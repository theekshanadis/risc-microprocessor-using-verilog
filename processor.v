==> flow/design.v <==
module processor; 
	reg clk;
	wire [16:1]insout;
	reg load;
	reg [15:0]insload;
	reg [15:0]laddr;
	wire [15:0]pcaddr;
	wire c_load;
	reg clear;
	wire [15:0] w_write;
	wire [15:0] A,B;
	wire [15:0]m0_out;
	wire [15:0]i2,i3;
	wire c_m0,cout,lt,eq,gt,overf;
	wire cout1,lt1,eq1,gt1,overf1;
	wire [15:0]w_extend,reginput;
	wire [15:0]alu0_out;
	wire [2:0] c_alu0;
	wire [15:0]mem_out;
	wire memread,memwrite,c_and,c_m2,c_m3,cload;
	wire [15:0]m2_out;
	wire [15:0] alu1_out,alu2_out,m3_out,jump_out;
	reg [15:0] reg_load;
	reg [3:0]reg_addr;
	wire [3:0]regload,iMe1,iMe2;
	reg loadreg;
	MUX4bit Me0(regload,insout[4:1],reg_addr,iMe1, iMe2, 1'b0,loadreg);
	MUX Me(w_write,reginput,reg_load, i2, i3, 1'b0,loadreg);
	or g2(c_load,loadreg,cload);
	pc progcounter(pcaddr,m2_out,clk);
	insmemory insfetch(insout,insload,laddr,pcaddr,load,clk);
	registerfile reg_file(A,B,insout[12:9],insout[8:5],regload,w_write,c_load,clear,clk);
	MUX M0(m0_out, B,w_extend, i2, i3, 1'b0, c_m0);
	signextender wordextend(w_extend,insout[4:1]);
	alu alu0(alu0_out,cout,lt,eq,gt,overf,A,m0_out,1'b0,c_alu0);
	memory datamem(mem_out,alu0_out,B,memread,memwrite,clk);
	MUX M1(reginput,mem_out,alu0_out, i2, i3, 1'b0, c_m1);
	alu alu1(alu1_out,cout1,lt1,eq1,gt1,overf1,pcaddr,16'd2,1'b0,3'b010);
	alu alu2(alu2_out,cout1,lt1,eq1,gt1,overf1,alu1_out,w_extend,1'b0,3'b010);
	MUX M3(m3_out,alu1_out,alu2_out, i2, i3, 1'b0, c_and);
	and (c_and ,~eq ,c_m3);
	MUX M2(m2_out,m3_out,jump_out, i2, i3, 1'b0, c_m2);
	jump jumpins(jump_out,insout[12:1],pcaddr[15:13]);
	controller maincontroller({c_m2,c_m1,c_m0},c_m3,c_alu0,memread,memwrite,cload,insout[16:13],clk);
	initial
		clk = 1'b0;
	always
	begin
	#5 clk = ~clk;
	end
initial 
begin
	#4 insload = 16'b0010_0000_0001_0011;load = 1'b1;laddr = 16'd0;loadreg = 1'b1;reg_load = 16'd11;reg_addr = 4'd0;
	#9 insload = 16'b0011_0000_0001_0011;load = 1'b1;laddr = 16'd2;reg_load = 16'd10;reg_addr = 4'd1;
	#9 loadreg = 1'b0;load =1'b0;
end
endmodule
module insmemory(ins_out,ins_load,l_addr,pc_addr,load,clock);
input  clock,load;
input  [15:0]ins_load;   
input  [15:0]l_addr;      
input  [15:0]pc_addr;     
output reg[15:0]ins_out;    
reg [7:0]mem_file[64:0];    
always @(posedge clock&load)
begin
    mem_file[l_addr]=ins_load[15:8];
    mem_file[l_addr+1]=ins_load[7:0];
end
always @(posedge clock)
begin
     ins_out[15:0]={mem_file[pc_addr],mem_file[pc_addr+1]};
end
endmodule
module registerfile(A,B,Aaddr,Baddr,Caddr,C,load,clear,clock);
input [3:0] Aaddr,Baddr,Caddr;
input [15:0]C;
input load,clear,clock;
output reg [15:0] A,B;
reg [15:0]reg_file[15:0];
integer count;
always @(negedge clear)
begin
	for ( count=0; count < 16; count = count + 1)
		begin
			reg_file[count] = 16'd0; 
		end
end
always @(posedge clock)
begin
	if(load)
		begin
		reg_file[Caddr]	= C;
		end
end
always @(posedge clock)
begin
		A = reg_file[Aaddr];
		B = reg_file[Baddr];
	end
endmodule
module MUX(out, i0, i1, i2, i3, s1, s0);
	output [15:0]out;
	input [15:0]i0, i1, i2, i3;
	input s1, s0;
	reg [15:0]tempout;
	always @(s0,s1,i0,i1,i2,i3)
	begin	
		case ({s1,s0})
			2'd0 : tempout = i0;
			2'd1 : tempout = i1;
			2'd2 : tempout = i2;
			2'd3 : tempout = i3;
			default : $display("Invalid signal");	
		endcase
	end	
	assign out=tempout;
endmodule
module MUX4bit(out, i0, i1, i2, i3, s1, s0);
	output [3:0]out;
	input [3:0]i0, i1, i2, i3;
	input s1, s0;
	reg [3:0]tempout;
	always @(s0,s1,i0,i1,i2,i3)
	begin	
		case ({s1,s0})
			2'd0 : tempout = i0;
			2'd1 : tempout = i1;
			2'd2 : tempout = i2;
			2'd3 : tempout = i3;
			default : $display("Invalid signal");	
		endcase
	end	
	assign out=tempout;
endmodule
module signextender(out,in);
input [3:0]in;
output reg [15:0] out;
always @(in)
begin
	case(in[3])
		1'd0 : 	out = {12'b0,in};
		1'd1 :	out = {12'b1,in};
	endcase	
end
endmodule
module alu(z,c_out,lt,eq,gt,overflow,x,y,c_in,c);
input c_in;
input [2:0] c;
input [15:0]x,y;
output reg [15:0] z;
output reg c_out,lt,eq,gt,overflow;
always @(c_in,c,x,y)
begin
	case(c)
		3'd0:	z = x & y;
		3'd1:	z = x | y;
		3'd2:	begin
				{c_out,z} = x + y + c_in ; 	
				overflow = c_out;
			end
		3'd3:	z = x - y;
		3'd7:	
			begin
				if(x < y)
					begin
					z = 16'd1;
					end
				else
					begin
						$display("Invalid signal");
					end
			end
		default : $display("Invalid signal");	
	endcase
end
always @(x,y)
begin
	if(x < y)
		begin
			lt = 1;
			gt = 0;
			eq = 0;
		end
	else if(x > y)
		begin
			lt = 0;
			gt = 1;
			eq = 0;
		end
	else if(x == y)
		begin
			lt = 0;
			gt = 0;
			eq = 1;
		end
	else
		begin
			$display("Invalid signal");
		end
end
endmodule 
module memory(read,addr,write,memread,memwrite,clock);
input [15:0] addr,write;
input memread,memwrite,clock;
output reg [15:0] read;
reg [15:0]reg_file[32:0];
always @(posedge clock)
begin
	if(memwrite == 1)
		begin
		reg_file[addr]	= write;
		end
	else if(memread == 1)
		begin
		read = reg_file[addr];
		end
end
endmodule
module pc(pc_old,pc_new,clock);
input clock;
input [15:0]pc_new;
output reg[15:0]pc_old;
initial
  #26 pc_old=16'd0;
always@(posedge clock)
begin
   pc_old=pc_new; 
  end
endmodule
module jump(out,offset,pc);
input [11:0] offset;
input [2:0] pc;
output reg [15:0] out;
always @(offset)
begin
	out = {pc,offset,1'b0};
end
endmodule
module controller(muxinput,inputofand,aluinput,memread,memwrite,regload,opcode,clock);
input [3:0] opcode;
input clock;
output reg [2:0] muxinput;	 
output reg inputofand,memread,memwrite,regload;	 
output reg [2:0] aluinput;	 
always @(posedge clock)
begin
	case(opcode)
	4'd0:	begin
				regload = 1;
				memread = 0;
				memwrite = 0;
				inputofand = 0;
				aluinput = 3'd0;
				muxinput[0] = 0;
				muxinput[1] = 1;
				muxinput[2] = 0;
			end
	4'd1:	begin
				regload = 1;
				memread = 0;
				memwrite = 0;
				inputofand = 0;
				aluinput = 3'd1;
				muxinput[0] = 0;
				muxinput[1] = 1;
				muxinput[2] = 0;
			end
	4'd2:	begin
				regload = 1;
				memread = 0;
				memwrite = 0;
				inputofand = 0;
				aluinput = 3'd2;
				muxinput[0] = 0;
				muxinput[1] = 1;
				muxinput[2] = 0;
			end
	4'd6:	begin
				regload = 1;
				memread = 0;
				memwrite = 0;
				inputofand = 0;
				aluinput = 3'd3;
				muxinput[0] = 0;
				muxinput[1] = 1;
				muxinput[2] = 0;
			end
	4'd7:	begin
				regload = 1;
				memread = 0;
				memwrite = 0;
				inputofand = 0;
				aluinput = 3'd7;
				muxinput[0] = 0;
				muxinput[1] = 1;
				muxinput[2] = 0;
			end
	4'd8:	begin
				regload = 1;
				inputofand = 0;
				aluinput = 3'd2;
				memread = 1;
				memwrite = 0;
				muxinput[0] = 1;
				muxinput[1] = 0;
				muxinput[2] = 0;
			end
	4'd10:	begin
				regload = 0;
				inputofand = 0;
				aluinput = 3'd2;
				memread = 0;
				memwrite = 1;
				muxinput[0] = 1;
				muxinput[2] = 0;
			end
	4'd14:	begin
				regload = 0;
				inputofand = 1;
				aluinput = 3'd7;
				memread = 0;
				memwrite = 0;
				muxinput[0] = 0;
				muxinput[2] = 0;
			end		
	4'd15:	begin
				regload = 0;
				memread = 0;
				memwrite = 0;
				muxinput[2] = 1;
			end	
	endcase
end
endmodule
# Step by step through the tools: memory

The steps from the RTL of memory to its reports follow in flow order.
Line numbers count from 1 in the design file above.
Operators: Yosys type, input widths -> output width; for muxes data width and select width s.
Cell names lack the library's common part.
Not given: --

Top module: memory
Clock port: clock
Standard-cell library: sky130hd
Corner: tt_025C_1v80

# Word level

Counts by Yosys on the flattened word-level netlist (proc, flatten, opt, wreduce). Print and check cells are left out. Cells with the same type and inputs are merged into one.

Bits of input ports: 35
Bits in registers: 544

Reduce/logical cells: 35
Bitwise gates (word level): 1
Equal/unequal tests: 32
Multiplexer cells: 1

Operators with widths:

| operator           | number |
| $pmux 16 s33       | 1 |
| $eq 6x5->1 const B | 16 |
| $reduce_and 2->1   | 34 |
| $eq 6x4->1 const B | 8 |
| $eq 6x3->1 const B | 4 |
| $eq 6x2->1 const B | 2 |
| $eq 6x1->1 const B | 1 |
| $eq 6x6->1 const B | 1 |
| $logic_not 6->1    | 1 |
| $not 1->1          | 1 |

# Logic depth

Longest topological path by Yosys (ltp), each cell counted once; first at word level (registers and memories cut), then after technology mapping (sequential cells cut; the memories' decode and read muxes count).

Word-level depth: 2
ABC_AREA: 0
Depth in mapped cells: 9

# Mapped cells and area

The flow's flattened synthesis, as Yosys stat reports it; memories are mapped. The netlist is that of the ABC_AREA named above (0 if unset); the other value can give another one.
Totals and module areas in this step are rounded.

Cells by type:

| cell      | number | total area (µm²) |
| edfxtp_1  | 544    | 1.63E+04 |
| nand3_1   | 110    | 550.528 |
| mux2i_1   | 44     | 440.422 |
| a22o_1    | 49     | 429.162 |
| a22oi_1   | 49     | 367.853 |
| mux2_2    | 22     | 247.738 |
| nand4_1   | 34     | 212.704 |
| nor2_1    | 48     | 180.173 |
| buf_2     | 35     | 175.168 |
| a2111oi_0 | 14     | 122.618 |
| buf_6     | 10     | 112.608 |
| a2111oi_2 | 7      | 105.101 |
| a221oi_1  | 12     | 105.101 |
| o2111a_1  | 9      | 101.347 |
| and3_1    | 16     | 100.096 |
| a222oi_1  | 9      | 90.086 |
| nand2_1   | 23     | 86.333 |
| buf_4     | 11     | 82.579 |

Not listed: further types 46, cells in them 145.

Standard cells after synthesis: 1,191
Flip-flops: 544
Sequential part of the area: 0.016 mm²
Buffer cells: 79
Cell area after synthesis: 0.021 mm²

# Timing after synthesis

Path of least setup slack by OpenSTA after synthesis, without wires, with an ideal clock, recovery checks aside; 20% of the period is set as input and as output delay. Where synthesis merged equal registers, the netlist keeps one of their names.

Kind: input to register
Start: in addr[3]
End: reg reg_file[2][0]
Period: 5.39 ns
Path delay: 2.926 ns
Time at the first pin: 1.078 ns
Setup slack: 1.386 ns
Arrival time: 3.574 ns
Buffers on the path: 5
External input delay: 1.078 ns
Driving pins on the path: 6
Period reached after synthesis: 4.004 ns

"path delay" is the arrival time less input delay plus setup time.
"driving pins on the path": output pins that drive a net of the path, with the launching flip-flop's if there is one; two outputs of one cell count as two.
"period reached after synthesis" = period - worst setup slack (recovery checks aside). The figure is calculated, with input and output delays left at 20% of the set period.
Between the ends stands the longest chain of elaborated cells between them, by number of cells; it is not shown to be the way that was timed. Of several equally long chains one is given.
A line is the first line of the expression or statement that the cell stems from. Yosys adds cells for indexed reads and writes and turns some case tables into memories.
Where a signal picks the word or bit written, the line may be left out of the assigning lines.

Path through: buf_4 buf_6 buf_4 buf_4 buf_4 nor4_1
Length of the longest elaborated chain: 2

Ends and longest elaborated chain, post-synthesis:

| what               | line | text |
| start: declaration | 204  | `input [15:0] addr,write;` |
| $eq 6x2->1         | 212  | `reg_file[addr] = write;` |
| $reduce_and 2->1   | --   |  |
| end: declaration   | 207  | `reg [15:0]reg_file[32:0];` |

# Path in the finished layout

Path of least setup slack in the final report of run B (OpenROAD, finished layout, wires in). Where an end is a register, its clock arrival counts in the times.

Kind: input to register
Start: in addr[3]
End: reg read[11]
Arrival time: 3.00 ns
Setup slack: 0.90 ns
External input delay: 0.71 ns
Driving pins on the path: 9
Buffers on the path: 4
Time at the first pin: 0.71 ns
Period: 3.54 ns

Between the ends stands the longest chain of elaborated cells between them, by number of cells; it is not shown to be the way that was timed. Of several equally long chains one is given.

Path through: buf_8 buf_8 buf_12 and4bb_2 and2_4 buf_12 a222oi_1 o2111a_2 nand4_1
Length of the longest elaborated chain: 2

Ends and longest elaborated chain, after layout:

| what               | line | text |
| start: declaration | 204  | `input [15:0] addr,write;` |
| $eq 6x6->1         | 216  | `read = reg_file[addr];` |
| $pmux 16 s33       | 216  |  |
| end: assignment    | 216  |  |
| end: declaration   | 206  | `output reg [15:0] read;` |

memory through Yosys and OpenROAD on sky130hd: 2 stored runs, unordered, with their settings and measured results. The constraints put input and output delay at 20% of the set period each and load the outputs with 0.01 pF.
"period achieved" = clock period - worst setup slack. The figure is calculated, with input and output delays left at 20% of the set period.
"worst setup path time" is the time allowed to the run's worst setup path (the clock period less input and output delay, where it has them) less its slack. Clock arrival times count: a late capture clock shortens it, a late launch clock lengthens it.
By "power consumption" is meant OpenSTA's value without simulated activity: inputs other than the clock are taken to toggle once in ten clock periods, and the tool carries that through the logic.
Measured values are rounded.
Settings: - = not set for that run.
A result given as - is not shown for that run.

| setting or result                   | run A | run B             |
| period_ns                           | 2.85  | 3.54              |
| CORE_UTILIZATION                    | 57    | 36                |
| PLACE_DENSITY_LB_ADDON              | 0.2   | 0.15              |
| CORE_ASPECT_RATIO                   | 0.84  | 0.57              |
| CORE_MARGIN                         | 7     | 2                 |
| CELL_PAD_IN_SITES_DETAIL_PLACEMENT  | 2     | -                 |
| GPL_TIMING_DRIVEN                   | 0     | 0                 |
| GPL_ROUTABILITY_DRIVEN              | 1     | -                 |
| CTS_CLUSTER_SIZE                    | 90    | 26                |
| MAX_ROUTING_LAYER                   | met4  | -                 |
| CAP_MARGIN                          | 20    | 10                |
| SLEW_MARGIN                         | 20    | 20                |
| SETUP_SLACK_MARGIN                  | -     | 1.03              |
| CELL_PAD_IN_SITES_GLOBAL_PLACEMENT  | -     | 3                 |
| ABC_AREA                            | -     | 0                 |
| MIN_ROUTING_LAYER                   | -     | met2              |
| synthesis area (mm²)                | -     | 0.021             |
| area of the die (mm²)               | -     | 0.06              |
| std-cell area (final layout) (mm²)  | -     | 0.026             |
| utilization after layout (%)        | -     | 46                |
| worst setup slack after layout (ns) | -     | 0.90              |
| summed negative setup slack (ns)    | -     | 0.000             |
| worst hold slack after layout (ns)  | -     | 0.33              |
| power consumption (mW)              | -     | 14                |
| period achieved (ns)                | -     | 2.642             |
| worst setup path time (ns)          | -     | 1.93              |
| critical path kind                  | -     | input to register |

Run A: incomplete, placement halted on DPL-0033
